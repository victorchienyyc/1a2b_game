==> flow/design.v <==
module prng(
    input clk,
    input reset,
  	output reg [3:0] random_num
);
reg [7:0] random;
wire feedback = random[7] ^ random[5] ^ random[4] ^ random[3];
always @(negedge clk or posedge reset) begin
    if (reset) begin
        random <= 8'b1111_1111;
    end else begin
        random <= {random[6:0], feedback};
        random_num <= random % 10;
    end
end
endmodule
module dp (clka, clkb, ans0, ans1, ans2, ans3, reset, save_test, valid, dp_same, dp_input_error, Anum, Bnum);
input clka, clkb, reset, save_test;
input wire [3:0] ans0, ans1, ans2, ans3;
output valid, dp_same, dp_input_error;
output wire [2:0] Anum, Bnum;
wire dp_input_error, dp_same;
reg valid;
reg  [3:0] num0, num1, num2, num3;
reg  [3:0] temp0, temp1, temp2, temp3;
wire [3:0] random_num;
reg [2:0] Anum_temp;
reg [2:0] Bnum_temp;
prng prng_inst(.clk(clka), .reset(reset), .random_num(random_num));
reg [3:0] count; 
initial begin
        Anum_temp = 4; Bnum_temp = 4;
        #220 Anum_temp = 3; Bnum_temp = 3;
        #40  Anum_temp = 2; Bnum_temp = 2;
        #40  Anum_temp = 1; Bnum_temp = 1;
        #40  Anum_temp = 0; Bnum_temp = 0;
        #60  Anum_temp = 0; Bnum_temp = 3;
        #440 Anum_temp = 2; Bnum_temp = 1;
        #400 Anum_temp = 3; Bnum_temp = 0;
        #440 Anum_temp = 4; Bnum_temp = 0;
    end
always @(negedge clka)
begin
    if (reset) begin
        count <= 0;
        valid <= 0;
        num0 <= 4'b0000;
        num1 <= 4'b0000;
        num2 <= 4'b0000;
        num3 <= 4'b0000;
    end 
    else if (save_test) begin
        case (count)
            0: begin
                count <= count + 1;
            end
            1: begin
                num0 <= random_num;
                count <= count + 1;
            end
            2: if (1) begin
                num1 <= random_num;
                count <= count + 1;
            end
            3: if (1) begin
                num2 <= random_num;
                count <= count + 1;
            end
            4: if (1) begin
                num3 <= random_num;
                count <= count + 1;
                valid <= 1;
            end
            default: begin
                count <= count;
                valid <= 0;
            end
        endcase
    end
end
always @(negedge clkb)
begin
if (reset)
    begin
        temp0 <= 4'b0000;
        temp1 <= 4'b0000;
        temp2 <= 4'b0000;
        temp3 <= 4'b0000;
    end
else if (count == 5)
    begin
        temp0 <= ans0;
        temp1 <= ans1;
        temp2 <= ans2;
        temp3 <= ans3;
    end
end
assign Anum = Anum_temp;
assign Bnum = Bnum_temp;
assign dp_input_error = (ans0 == ans1) || (ans0 == ans2) || (ans0 == ans3) || (ans1 == ans2) || (ans1 == ans3) || (ans2 == ans3);
assign dp_same = (Anum == 4) && (Bnum == 0);
endmodule  
Reports on dp:

What the tools print for dp, step after step.
Line numbers count from 1 in the design file above.
Cell names lack the library's common part.
The mark n/a stands for no value.

* top: dp
* clock: clka
* cell library: sky130hd
* corner: tt_025C_1v80

After elaboration:

Counts by Yosys on the flattened word-level netlist (proc, flatten, opt, wreduce; memories kept). Register bits leave out memories and registers merged into their read ports (data or address). Print and check cells are left out. Cells with the same type and inputs are merged into one.

* bits in registers: 5
* word-level cells: 25
* output and inout bits: 9

* reduce/logical cells: 10
* eq/ne operators: 10
* multiplexer cells: 1
* bitwise operators: 1
* add/subtract/negate cells: 1

Operators by type and width (number)
* equality test 4 bit: 6
* equality test 4 x 2 -> 1 bit with constant B: 2
* logical OR 1 bit: 5
* OR reduction 5 bit: 1
* AND reduction 2 bit: 2
* adder 4 x 1 -> 4 bit with constant B: 1
* equality test 4 x 1 -> 1 bit with constant B: 1
* equality test 4 x 3 -> 1 bit with constant B: 1
* logical NOT 4 bit: 1
* OR reduction 4 bit: 1
* parallel mux 1 bit (select 2 bit): 1
* inverter 1 bit: 1

Depth:

Yosys ltp: most cells in a row. Word level: on the elaborated netlist, between registers, memories and ports. Mapped: between sequential cells and ports; inverters and the memories' decode and read muxes count.

* word-level depth: 6
* ABC_AREA: 0
* depth in mapped cells: 6
* depth with buffers taken out: 6

Mapped cells and area:

Source: synth_stat.txt of the flow (Yosys; design flattened, memories mapped). It holds for the ABC_AREA given above (unset counts as 0); a run with the other value may have another netlist.

* buffer cells: 7
* standard cells after synthesis: 74
* mapped area: 614.3 µm²
* mapped flip-flops: 5

Cell types
* xnor2_1: number 16, area in all 140.134 µm²
* dfxtp_1: number 5, area in all 100.096 µm²
* xor2_1: number 8, area in all 70.067 µm²
* buf_4: number 7, area in all 52.55 µm²
* ha_1: number 4, area in all 50.048 µm²
* a41oi_1: number 3, area in all 26.275 µm²
* nor2_1: number 7, area in all 26.275 µm²
* inv_1: number 5, area in all 18.768 µm²
* nand4_1: number 3, area in all 18.768 µm²
* mux2_4: number 1, area in all 15.014 µm²
* nor4_1: number 2, area in all 12.512 µm²
* nor4_2: number 1, area in all 12.512 µm²
* mux2i_1: number 1, area in all 10.01 µm²
* o2111ai_1: number 1, area in all 8.758 µm²
* conb_1: number 2, area in all 7.507 µm²
* nand2_1: number 2, area in all 7.507 µm²
* nand3b_1: number 1, area in all 7.507 µm²
* o21a_1: number 1, area in all 7.507 µm²

Other cell types: 4; their cells: 4.

Hand-over note for dp

2 stored runs of dp in the flow (synthesis by Yosys, layout by OpenROAD, sky130hd cells), in arbitrary order. Constraints: input delay and output delay 20% of the set period each, output load 0.01 pF.
"power consumption" rests on the timing tool's default activity at the inputs, not on a simulated workload.

### Stored run 1

Settings: `period_ns=2.26`, `CORE_UTILIZATION=39`, `CAP_MARGIN=20`, `CORE_MARGIN=2`, `SLEW_MARGIN=20`

- Area inside the die boundary: 1908.8 µm²
- Utilization after routing: 64.3 %
- Power consumption: 0.0004366 W
- Standard-cell area after routing: 957.2 µm²
- Worst hold slack after layout: 0.481 ns
- Worst slack on setup checks: -0.045 ns
- Summed negative setup slack: -0.045 ns
- Synthesis area: 614.3 µm²

### Stored run 2

Settings: `period_ns=2.85`, `CORE_UTILIZATION=24`, `SETUP_SLACK_MARGIN=0.17`, `PLACE_DENSITY_LB_ADDON=0.15`, `CORE_ASPECT_RATIO=0.86`, `ABC_AREA=0`, `CTS_CLUSTER_SIZE=63`, `SLEW_MARGIN=35`, `CAP_MARGIN=20`, `CORE_MARGIN=2`

- Standard-cell area after routing: 924.6 µm²
- Worst hold slack after layout: 0.487 ns
- Area inside the die boundary: 2981.6 µm²
- Utilization after routing: 39.5 %
- Worst slack on setup checks: 0.134 ns
- Synthesis area: 614.3 µm²
- Power consumption: 0.0003443 W
- Summed negative setup slack: 0.000 ns

End of note.
